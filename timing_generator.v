==> flow/design.v <==
module timing_generator (
    input        i_clk,
    input        i_rstn,
    output       o_de,
    output       o_hs,
    output       o_vs,
    output [10:0] o_x,
    output [10:0] o_y
);
  parameter HAC = 640;  
  parameter HFP =  16;  
  parameter HSP =  96;  
  parameter HBP =  48;  
  parameter VAC = 480;  
  parameter VFP =  10;  
  parameter VSP =   2;  
  parameter VBP =  33;  
  reg [10:0] r_col_cnt;
  reg [10:0] r_row_cnt;
  always @(posedge i_clk, negedge i_rstn) begin
    if (!i_rstn) begin
      r_col_cnt <= 0;
      r_row_cnt <= 0;
    end else begin
      r_col_cnt <= r_col_cnt + 1;
      if (r_col_cnt == HAC + HFP + HSP + HBP - 1) begin
        r_col_cnt <= 0;
        r_row_cnt <= r_row_cnt + 1;
        if (r_row_cnt == VAC + VFP + VSP + VBP - 1) begin
          r_row_cnt <= 0;
        end
      end
    end
  end
  wire w_hde;
  wire w_vde;
  assign w_hde = r_col_cnt < HAC ? 1 : 0;
  assign w_vde = r_row_cnt < VAC ? 1 : 0;
  assign o_de = i_rstn && w_hde && w_vde;
  assign o_hs = r_col_cnt >= HAC + HFP && r_col_cnt < HAC + HFP + HSP ? 1 : 0;
  assign o_vs = r_row_cnt >= VAC + VFP && r_row_cnt < VAC + VFP + VSP ? 1 : 0;
  assign o_x  = w_hde && w_vde ? r_col_cnt : HAC - 1;
  assign o_y  = w_vde          ? r_row_cnt : VAC - 1;
endmodule
## Step by step through the tools: timing_generator

The steps from the RTL of timing_generator to its reports follow in flow order.
Lines are those of the file above, counted from 1.
Operators: Yosys type, input widths -> output width; for muxes data width and select width s.
Library cell names are shortened.
Not given: n/a

| set-up | value |
|---|---|
| design top | timing_generator |
| clock | i_clk |
| standard-cell library | sky130hd |
| corner | tt_025C_1v80 |

## Word-level counts

Source: Yosys, flattened and elaborated, memories not mapped. Widths are those after wreduce; folded enables and synchronous resets count as part of the registers. Registers that Yosys merges into a memory's read port (data or address) are not register bits. Print and check cells do not count. Equal cells are merged and count once.

| word-level totals | value |
|---|---|
| memories kept | 0 |
| register bits | 22 |
| memory bits (writable) | 0 |
| latch bits | 0 |
| memory bits (read-only) | 0 |
| word width x clocked read ports | 0 |
| input port bits | 2 |

| operators by class | value |
|---|---|
| muxes and demuxes | 8 |
| $add $sub $neg | 2 |
| multipliers | 0 |
| reduce/logical cells | 5 |
| eq/ne operators | 2 |
| div/mod/pow operators | 0 |
| order comparisons | 6 |
| shifts and indexed selects | 0 |
| bitwise operators | 0 |

Operator list:

| operator | count |
|---|---|
| $mux 11 | 4 |
| $add 11x1->11 const B | 2 |
| $lt 11x10->1 const B | 2 |
| $eq 11x10->1 const B | 2 |
| $lt 11x9->1 const B | 2 |
| $ge 11x10->1 const B | 1 |
| $ge 11x9->1 const B | 1 |
| $logic_and 1x1->1 | 5 |
| $mux 1 | 4 |

## Longest topological paths

Yosys ltp: most cells in a row. Word level: on the elaborated netlist, between registers, memories and ports. Mapped: between sequential cells and ports; inverters and the memories' decode and read muxes count.

| depth | value |
|---|---|
| word-level depth | 4 |
| ABC_AREA | 0 |
| mapped depth | 6 |
| mapped depth without buffers | 6 |

## Netlist

The flow's flattened synthesis, as Yosys stat reports it; memories are mapped. The netlist is that of the ABC_AREA named above (0 if unset); the other value can give another one.
The area totals of this step are shown rounded.

| synthesis totals | value |
|---|---|
| area of sequential cells | 0.00055 mm2 |
| cell count | 153 |
| cell area after synthesis | 0.0014 mm2 |
| buffer cells | 9 |
| flip-flop cells | 22 |

Cell types:

| cell type | count |
|---|---|
| dfrtp_1 | 22 |
| or2_2 | 11 |
| nand3_1 | 11 |
| nor2_1 | 14 |
| xnor2_1 | 6 |
| o21ai_0 | 10 |
| or3_1 | 7 |
| ha_1 | 3 |
| nand2_1 | 10 |
| nand4_1 | 5 |
| a21oi_1 | 6 |
| inv_1 | 8 |
| and4_1 | 3 |
| nor4b_4 | 1 |
| buf_4 | 3 |
| mux2_2 | 2 |
| nand4b_1 | 2 |
| nor4b_1 | 2 |

Other cell types: 18; their cells: 27.

## Worst setup path after synthesis

Source: OpenSTA report_checks on the synthesized netlist (no wires, ideal clock, input and output delay 20% of the period each), path of least setup slack; recovery checks are left aside. Register names are those of the netlist, which keeps one name where synthesis merged equal registers.

| timing post-synthesis | value |
|---|---|
| kind | register to register |
| start | register r_col_cnt[0] |
| end | register r_row_cnt[7] |
| data arrival time | 1.638 ns |
| delay of the path | 1.763 ns |
| buffers on the path | 1 |
| slack | 0.568 ns |
| required time | 2.205 ns |
| stages on the path | 7 |
| period | 2.33 ns |
| library setup time | 0.125 ns |
| synthesis period reached | 1.762 ns |

"delay of the path" = arrival - input delay + setup time.
"stages on the path" counts driving pins, that of a launching flip-flop among them; a cell with two outputs on the path counts twice.
"synthesis period reached" = period - worst setup slack (recovery checks aside). The figure is calculated, with input and output delays left at 20% of the set period.
The rows between start and end are the longest chain of elaborated cells between them; the timing report does not say that the signal goes this way. Where chains are equally long, one stands for them.
A line is the first line of the expression or statement that the cell stems from. Yosys adds cells for indexed reads and writes and turns some case tables into memories.
At most two assigning lines are given for a register; there are more.

| between the ends, post-synthesis | value |
|---|---|
| path through | dfrtp_1 ha_1 and4_1 nand4b_1 buf_2 nor3_2 mux2_2 |
| cells in the longest elaborated chain | 1 |
| elaborated cells on any way between the ends | 1 |
| those cells by class | eq/ne (1) |

RTL lines, path post-synthesis:

| item | RTL line | text |
|---|---|---|
| start, declared | 18 | `reg [10:0] r_col_cnt;` |
| start, assigned | 22 | `r_col_cnt <= 0;` |
| start, assigned | 25 | `r_col_cnt <= r_col_cnt + 1;` |
| $eq 11x10->1 | 26 | `if (r_col_cnt == HAC + HFP + HSP + HBP - 1) begin` |
| end, assigned | 23 | `r_row_cnt <= 0;` |
| end, assigned | 28 | `r_row_cnt <= r_row_cnt + 1;` |
| end, declared | 19 | `reg [10:0] r_row_cnt;` |

## Worst path after layout

From the final timing report of stored run 1: the path of least setup slack in the routed layout; clock arrival at registers is part of the times.

| timing after layout | value |
|---|---|
| kind | register to output |
| start | register r_col_cnt[7] |
| end | output o_x[1] |
| required time | 2.14 ns |
| slack | 0.13 ns |
| data arrival time | 2.02 ns |
| period | 2.68 ns |
| buffers on the path | 2 |
| stages on the path | 6 |

The rows between start and end are the longest chain of elaborated cells between them; the timing report does not say that the signal goes this way. Where chains are equally long, one stands for them.
At most two assigning lines are given for a register; there are more.

| between the ends, after layout | value |
|---|---|
| path through | dfrtp_1 o21ai_0 nand4b_1 buf_4 or2_2 clkdlybuf4s50_1 |
| cells in the longest elaborated chain | 4 |
| elaborated cells on any way between the ends | 4 |
| those cells by class | compare (1); mux (2); reduce/logical (1) |

RTL lines, path after layout:

| item | RTL line | text |
|---|---|---|
| start, declared | 18 | `reg [10:0] r_col_cnt;` |
| start, assigned | 22 | `r_col_cnt <= 0;` |
| start, assigned | 25 | `r_col_cnt <= r_col_cnt + 1;` |
| $lt 11x10->1 | 37 | `assign w_hde = r_col_cnt < HAC ? 1 : 0;` |
| $mux 1 | 37 |  |
| $logic_and 1x1->1 | 42 | `assign o_x  = w_hde && w_vde ? r_col_cnt : HAC - 1;` |
| $mux 11 | 42 |  |
| end, declared | 7 | `output [10:0] o_x,` |

## Implementation results

Settings and measured results of 2 stored flow runs for module timing_generator (sky130hd), not sorted in any way. The constraints put input and output delay at 20% of the set period each and load the outputs with 0.01 pF.
"power consumption" is the tool's figure for a default switching activity; nothing was simulated.
The results are shown rounded.
Settings: -- = not set for that run.

| run name | period_ns | CORE_UTILIZATION | CELL_PAD_IN_SITES_GLOBAL_PLACEMENT | TNS_END_PERCENT | GPL_TIMING_DRIVEN | GPL_ROUTABILITY_DRIVEN | MIN_ROUTING_LAYER | MAX_ROUTING_LAYER | CAP_MARGIN | CORE_MARGIN | SLEW_MARGIN | SETUP_SLACK_MARGIN | power consumption (mW) | full die area (mm2) | post-synthesis cell area (mm2) | post-route utilization | setup TNS (ns) | setup slack of the worst path (ns) |
|---|---|---|---|---|---|---|---|---|---|---|---|---|---|---|---|---|---|---|
| stored run 1 | 2.68 | 38 | 0 | 75 | 1 | 1 | met1 | met4 | 20 | 2 | 20 | -- | 0.54 | 0.0041 | 0.0014 | 0.5 | 0.000 | 0.13 |
| stored run 2 | 2.08 | 40 | -- | -- | -- | -- | -- | -- | 20 | 2 | 20 | 0.49 | 0.79 | 0.0039 | 0.0014 | 0.71 | 0.000 | 0.066 |
